==> flow/design.v <==
module Quadgen (input logic clk, quadA, quadB, nrst, output logic [21:0] count);
logic [2:0] quadA_delayed, quadB_delayed;
assign count_enable = quadA_delayed[1] ^ quadA_delayed[2] ^ quadB_delayed[1] ^ quadB_delayed[2];
assign count_direction = quadA_delayed[1] ^ quadB_delayed[2];
always_ff @(posedge clk) begin
	if (nrst)
		count <= 0;
	else begin
		quadA_delayed <= {quadA_delayed[1:0], quadA};
		quadB_delayed <= {quadB_delayed[1:0], quadB};
		if (count_enable)
		begin
			if (count_direction)
				count <= count + 1;
			else
				count <= count - 1;
		end
	end
end
endmodule
## From RTL to reports: Quadgen

Tool output for the design above, in the order of the flow.
Lines are those of the file above, counted from 1.
Library cell names are shortened.
A cell with -- has no value.

| set-up | value |
|---|---|
| top | Quadgen |
| clock port | clk |
| cell library | sky130hd |
| corner | tt_025C_1v80 |

## Elaborated design

Yosys after proc, flatten, opt, wreduce and memory -nomap, before mapping. Enables and synchronous resets that opt folds into registers are not counted as muxes. Memory bits, and registers merged into a memory's read port (data or address), are not among the register bits. Print and check cells are not counted. Equal cells are merged and count once.

| operators by class | value |
|---|---|
| add/subtract/negate cells | 2 |
| multiplexer cells | 1 |
| bitwise gates (word level) | 4 |

Operators with widths:

| operator | number |
|---|---|
| 22-bit by 1-bit adder with 22-bit output (second input constant) | 1 |
| 22-bit by 1-bit subtractor with 22-bit output (second input constant) | 1 |
| 22-bit two-way mux | 1 |
| 1-bit XOR | 4 |

| storage and ports | value |
|---|---|
| register bits after elaboration | 28 |
| bits of input ports | 4 |
| output and inout port bits | 22 |
| cells after elaboration | 10 |

## Logic depth

Yosys ltp: most cells in a row. Word level: on the elaborated netlist, between registers, memories and ports. Mapped: between sequential cells and ports; inverters and the memories' decode and read muxes count.

| depth | value |
|---|---|
| depth in word-level cells | 3 |
| ABC_AREA | 0 |
| mapped depth | 10 |

## Mapped cells and area

Source: synth_stat.txt of the flow (Yosys; design flattened, memories mapped). It holds for the ABC_AREA given above (unset counts as 0); a run with the other value may have another netlist.
The area totals of this step are shown rounded.

| synthesis totals | value |
|---|---|
| cell count | 238 |
| mapped area | 1900 sq um |
| flip-flops | 28 |
| buffers | 21 |

Cell types:

| cell | number | area in all (sq um) |
|---|---|---|
| dfxtp_1 | 22 | 440.422 |
| edfxtp_1 | 6 | 180.173 |
| mux2i_1 | 17 | 170.163 |
| nor2_1 | 36 | 135.13 |
| xnor2_1 | 15 | 131.376 |
| nand3_1 | 19 | 95.091 |
| nand4_1 | 11 | 68.816 |
| clkbuf_1 | 18 | 67.565 |
| nand2_1 | 18 | 67.565 |
| xor2_1 | 6 | 52.55 |
| nor4_1 | 8 | 50.048 |
| nor3_1 | 7 | 35.034 |
| and2_1 | 5 | 31.28 |
| a21oi_1 | 6 | 30.029 |
| a222oi_1 | 2 | 20.019 |
| and3_1 | 3 | 18.768 |
| a31o_1 | 2 | 17.517 |
| a31o_2 | 2 | 17.517 |

Not listed: further types 26, cells in them 35.

## Worst setup path after synthesis

Path of least setup slack by OpenSTA after synthesis, without wires, with an ideal clock, recovery checks aside; 20% of the period is set as input and as output delay. Where synthesis merged equal registers, the netlist keeps one of their names.

| timing after synthesis | value |
|---|---|
| path type | register to register |
| start point | reg quadB_delayed[2] |
| end point | reg count[18] |
| clock period | 4.2 ns |
| arrival | 2.735 ns |
| data required time | 4.072 ns |
| path slack | 1.338 ns |
| path delay | 2.863 ns |
| stages | 11 |
| synthesis period reached | 2.862 ns |

"path delay" is the arrival time less input delay plus setup time.
"stages": output pins that drive a net of the path, with the launching flip-flop's if there is one; two outputs of one cell count as two.
"synthesis period reached" = period - worst setup slack (recovery checks aside). The figure is calculated, with input and output delays left at 20% of the set period.
The rows between start and end are the longest chain of elaborated cells between them; the timing report does not say that the signal goes this way. Where chains are equally long, one stands for them.
A line is the first line of the expression or statement that the cell stems from. Yosys adds cells for indexed reads and writes and turns some case tables into memories.
At most two assigning lines are given for a register; there are more.

| on the way, after synthesis | value |
|---|---|
| cells stage by stage | edfxtp_1 > xor2_1 > clkbuf_1 > xnor2_1 > ha_1 > nand3_1 > or3_1 > a222oi_1 > mux2i_1 > xnor2_1 > nor2_1 |
| length of the longest elaborated chain | 2 |
| elaborated cells between the ends (all ways) | 3 |

Ends and longest elaborated chain, after synthesis:

| item | RTL line | text |
|---|---|---|
| start, declared | 2 | `logic [2:0] quadA_delayed, quadB_delayed;` |
| start, assigned | 10 | `quadB_delayed <= {quadB_delayed[1:0], quadB};` |
| 1-bit XOR | 4 | `assign count_direction = quadA_delayed[1] ^ quadB_delayed[2];` |
| 22-bit two-way mux | 13 | `if (count_direction)` |
| end, assigned | 14 | `count <= count + 1;` |
| end, assigned | 16 | `count <= count - 1;` |
| end, declared | 1 | `module Quadgen (input logic clk, quadA, quadB, nrst, output logic [21:0] count);` |

## Timing after layout

From the final timing report of flow run 1: the path of least setup slack in the routed layout; clock arrival at registers is part of the times.

| timing after layout | value |
|---|---|
| path type | register to register |
| start point | reg quadA_delayed[1] |
| end point | reg count[18] |
| clock period | 3.6 ns |
| arrival | 2.79 ns |
| data required time | 3.78 ns |
| path slack | 0.99 ns |
| stages | 10 |

The rows between start and end are the longest chain of elaborated cells between them; the timing report does not say that the signal goes this way. Where chains are equally long, one stands for them.
At most two assigning lines are given for a register; there are more.

| on the way, after layout | value |
|---|---|
| cells stage by stage | edfxtp_1 > xor2_1 > xnor2_1 > ha_1 > nand3_1 > or3_1 > a222oi_1 > mux2i_1 > xnor2_1 > nor2_1 |
| length of the longest elaborated chain | 3 |
| elaborated cells between the ends (all ways) | 5 |

Ends and longest elaborated chain, after layout:

| item | RTL line | text |
|---|---|---|
| start, declared | 2 | `logic [2:0] quadA_delayed, quadB_delayed;` |
| start, assigned | 9 | `quadA_delayed <= {quadA_delayed[1:0], quadA};` |
| 1-bit XOR (3 in a row) | 3 | `assign count_enable = quadA_delayed[1] ^ quadA_delayed[2] ^ quadB_delayed[1] ^ quadB_delayed[2];` |
| end, assigned | 14 | `count <= count + 1;` |
| end, assigned | 16 | `count <= count - 1;` |
| end, declared | 1 | `module Quadgen (input logic clk, quadA, quadB, nrst, output logic [21:0] count);` |

Below are 2 stored runs of the flow (Yosys, OpenROAD; platform sky130hd) on Quadgen, each with its settings and what was measured, unordered. Constraints: input delay and output delay 20% of the set period each, output load 0.01 pF.
"period reached" is the run's clock period less its worst setup slack. It is reckoned from that one timing run; input and output delays stay at 20% of the period that was set.
"time on the worst setup path": the worst setup path's part of the clock period (all of it between registers, 20% less for each end at a port) less its slack. A launch clock that arrives late makes it longer, a capture clock that arrives late makes it shorter.
"power consumption": no workload was simulated; the value follows from the tool's default switching activity.
Results are given in rounded form.
Among the settings, . means not set for that run.

| item | flow run 1 | flow run 2 |
|---|---|---|
| period_ns | 3.6 | 2.58 |
| SETUP_SLACK_MARGIN | 0.58 | 0.4 |
| CAP_MARGIN | 20 | 25 |
| CORE_MARGIN | 2 | 2 |
| CORE_UTILIZATION | 40 | 62 |
| SLEW_MARGIN | 20 | 20 |
| PLACE_DENSITY_LB_ADDON | . | 0.04 |
| GPL_ROUTABILITY_DRIVEN | . | 0 |
| CTS_CLUSTER_SIZE | . | 15 |
| CTS_CLUSTER_DIAMETER | . | 105 |
| MAX_ROUTING_LAYER | . | met5 |
| final utilization | 0.5 | 0.88 |
| post-route setup TNS (ns) | 0.000 | -0.025 |
| worst slack on setup checks (ns) | 0.99 | -0.025 |
| power consumption (µW) | 1500 | 2200 |
| standard-cell area after routing (sq um) | 2200 | 2500 |
| die outline area (sq um) | 5300 | 3500 |
| time on the worst setup path (ns) | 2.61 | 2.61 |
| worst path kind | register to register | register to register |
| synthesized cell area (sq um) | 1900 | 1900 |
| period reached (ns) | 2.610 | 2.605 |
| worst-case hold slack (ns) | 0.43 | 0.45 |
